==> flow/design.v <==
`timescale 1ps / 100fs
module Mux(a,b,sel,o); 
input sel;
input [31:0] a,b;
output [31:0] o;
assign o = (sel == 0) ? a : b; 
endmodule
module Data_Memory(Addr,DataIn,WrEn,DataOut,clk);
input WrEn,clk;
input [31:0] Addr,DataIn;
output [31:0] DataOut;
reg [31:0] datamem[31:0];
always @(negedge clk)
begin
	if (WrEn) datamem[Addr] = DataIn; 
	else datamem[Addr] = ~(~(datamem[Addr]));
end
initial begin
	datamem[0] = 32'b0;datamem[1] = 32'd0;
	datamem[2] = 32'd0;datamem[3] = 32'd14;
	datamem[4] = 32'd35;datamem[5] = 32'd0;
	datamem[6] = 32'd0;datamem[7] = 32'd0;
	datamem[8] = 32'd144;datamem[9] = 32'd0;
	datamem[10] = 32'd0;datamem[11] = 32'd0;
	datamem[12] = 32'd0;datamem[13] = 32'd0;
	datamem[14] = 32'd0;datamem[15] = 32'd0;
	datamem[16] = 32'd0;datamem[17] = 32'd0;
	datamem[18] = 32'd0;datamem[19] = 32'd0;
	datamem[20] = 32'd0;datamem[21] = 32'd0;
	datamem[22] = 32'd0;datamem[23] = 32'd0;
	datamem[24] = 32'd0;datamem[25] = 32'd0;
	datamem[26] = 32'd0;datamem[27] = 32'd0;
	datamem[28] = 32'd0;datamem[29] = 32'd0;
	datamem[30] = 32'd0;datamem[31] = 32'd0;
end
assign DataOut = ~(~(datamem[Addr]));
endmodule
module execute(instr,branch,zero,jump,reset,clk);
input reset,clk;
input [31:0] instr;
output branch,zero,jump;
wire RegDst,RegWr,ExtOp,ALUSrc,MemWr,MemtoReg;
wire [2:0] ALUCtr;
wire [31:0] Extension;
wire [31:0] W,W1,W2,Ans,A,B;
wire [15:0] imm16;
wire [4:0] rs,rt,rd,rw;
control_logic CONTROL(instr,RegDst,RegWr,ExtOp,ALUSrc,ALUCtr,MemWr,MemtoReg,
							 rs,rt,rd,imm16,branch,jump); 
assign Extension = (ExtOp == 1'b0) ? {16'b0,imm16} : {{16{imm16[15]}},imm16};
Mux mux1(rt,rd,RegDst,rw);
Mux mux2(B,Extension,ALUSrc,W1);
regfile REGISTER(rs,rt,rw,W,RegWr,reset,clk,A,B);
alu ALU(A,W1,ALUCtr,Ans);                             
Data_Memory data_mem(Ans,B,MemWr,W2,clk);
Mux mux3(Ans,W2,MemtoReg,W);
assign zero = (ALUCtr == 3'b001 && Ans == 32'b0) ? 1 : 0;
endmodule
**Tool chain data of Data_Memory**

Tool output for the design above, in the order of the flow.
Line numbers count from 1 in the design file above.
Library cell names are shortened.
A cell with -- has no value.

- Top: Data_Memory
- Clock port: clk
- Cell library: sky130hd
- Timing corner: tt_025C_1v80

**Word level**

Counts by Yosys on the flattened word-level netlist (proc, flatten, opt, wreduce). Print and check cells are left out. Cells with the same type and inputs are merged into one.

- Equality and inequality tests: 31
- Muxes and demuxes: 98
- Bitwise logic cells: 4
- Reduce/logical cells: 33

Operator list:

| operator | number |
|---|---|
| 32-bit 2-to-1 mux | 97 |
| 32-bit case mux with 32-bit select | 1 |
| 31-bit OR reduction | 32 |
| 32-bit NOT | 4 |
| 5-bit == test (second input constant) | 16 |
| 5-bit by 4-bit == test with 1-bit output (second input constant) | 8 |
| 5-bit by 3-bit == test with 1-bit output (second input constant) | 4 |
| 5-bit by 2-bit == test with 1-bit output (second input constant) | 2 |
| 5-bit by 1-bit == test with 1-bit output (second input constant) | 1 |
| 5-bit zero test | 1 |

- Register bits: 1024
- Input bits: 66

**Depth**

Depth = most cells in a row (Yosys ltp): at word level without a register or memory, in the mapped netlist without a sequential cell, where the memories' decode and read muxes count.

- Word-level depth: 7
- ABC_AREA: 1
- Mapped depth: 14
- Mapped depth without buffers: 12

**After synthesis**

Source: synth_stat.txt of the flow (Yosys; design flattened, memories mapped). It holds for the ABC_AREA given above (unset counts as 0); a run with the other value may have another netlist.
Totals and module areas in this step are rounded.

Cell types:

| type | number |
|---|---|
| edfxtp_1 | 1024 |
| nand2_1 | 833 |
| nand3_1 | 577 |
| nand4_1 | 329 |
| nor2_1 | 377 |
| buf_2 | 110 |
| clkbuf_1 | 77 |
| buf_1 | 52 |
| inv_1 | 46 |
| buf_4 | 9 |
| nor3_1 | 9 |
| nor2_2 | 7 |
| nor2_4 | 3 |
| nand2_2 | 3 |
| nor4_1 | 1 |
| inv_2 | 1 |

- Mapped cells: 3458
- Cell area after synthesis: 42000 µm²
- Flip-flop cells: 1024

Wiki page: Data_Memory / flow data

2 stored runs of Data_Memory in the flow (synthesis by Yosys, layout by OpenROAD, sky130hd cells), in arbitrary order. Constraints: input delay and output delay 20% of the set period each, output load 0.01 pF.
By "power consumption" is meant OpenSTA's value without simulated activity: inputs other than the clock are taken to toggle once in ten clock periods, and the tool carries that through the logic.
The results are shown rounded.

### Stored run 1

==> flow/run.sh <==
#!/bin/bash
# the make line also repeats the synthesis and layout settings of config.mk as NAME=value (left out here)
make -C /OpenROAD-flow-scripts/flow DESIGN_CONFIG=/design/flow/config.mk WORK_HOME=/design/flow/orfs CLKGATE_MAP_FILE= finish
==> flow/config.mk <==
export PLATFORM = sky130hd
export DESIGN_NAME = Data_Memory
export DESIGN_NICKNAME = Data_Memory
export VERILOG_FILES = /design/flow/design.v
export SDC_FILE = /design/flow/constraint.sdc
export NUM_CORES = 4
export LEC_CHECK = 0
export ABC_AREA = 1
export CAP_MARGIN = 20
export CORE_MARGIN = 3
export CORE_UTILIZATION = 60
export CTS_CLUSTER_SIZE = 56
export GPL_ROUTABILITY_DRIVEN = 1
export SLEW_MARGIN = 35
==> flow/constraint.sdc <==
create_clock -name core_clock -period 11.2 [get_ports {clk}]
set_input_delay 2.2400 -clock core_clock [delete_from_list [all_inputs] [get_ports {clk}]]
set_output_delay 2.2400 -clock core_clock [all_outputs]
set_load 0.01 [all_outputs]

Results of stored run 1:
- Power consumption: 10 mW
- Setup slack of the worst path: 720 ps
- Standard-cell area of the final layout: 52000 µm²
- Mapped cell area after synthesis: 42000 µm²
- Area inside the die boundary: 73000 µm²
- Worst hold slack in the final report: 950 ps
- Post-route setup TNS: 0 ps

### Stored run 2

==> flow/run.sh <==
#!/bin/bash
# the make line also repeats the synthesis and layout settings of config.mk as NAME=value (left out here)
make -C /OpenROAD-flow-scripts/flow DESIGN_CONFIG=/design/flow/config.mk WORK_HOME=/design/flow/orfs CLKGATE_MAP_FILE= finish
==> flow/config.mk <==
export PLATFORM = sky130hd
export DESIGN_NAME = Data_Memory
export DESIGN_NICKNAME = Data_Memory
export VERILOG_FILES = /design/flow/design.v
export SDC_FILE = /design/flow/constraint.sdc
export NUM_CORES = 4
export LEC_CHECK = 0
export CAP_MARGIN = 20
export CORE_MARGIN = 2
export CORE_UTILIZATION = 29
export CTS_CLUSTER_DIAMETER = 370
export PLACE_DENSITY_LB_ADDON = 0.04
export SETUP_SLACK_MARGIN = 5.0
export SLEW_MARGIN = 20
==> flow/constraint.sdc <==
create_clock -name core_clock -period 27.3 [get_ports {clk}]
set_input_delay 5.4600 -clock core_clock [delete_from_list [all_inputs] [get_ports {clk}]]
set_output_delay 5.4600 -clock core_clock [all_outputs]
set_load 0.01 [all_outputs]

Results of stored run 2:
- Power consumption: 4.3 mW
- Setup slack of the worst path: 5100 ps
- Standard-cell area of the final layout: 52000 µm²
- Mapped cell area after synthesis: 39000 µm²
- Area inside the die boundary: 140000 µm²
- Worst hold slack in the final report: 690 ps
- Post-route setup TNS: 0 ps
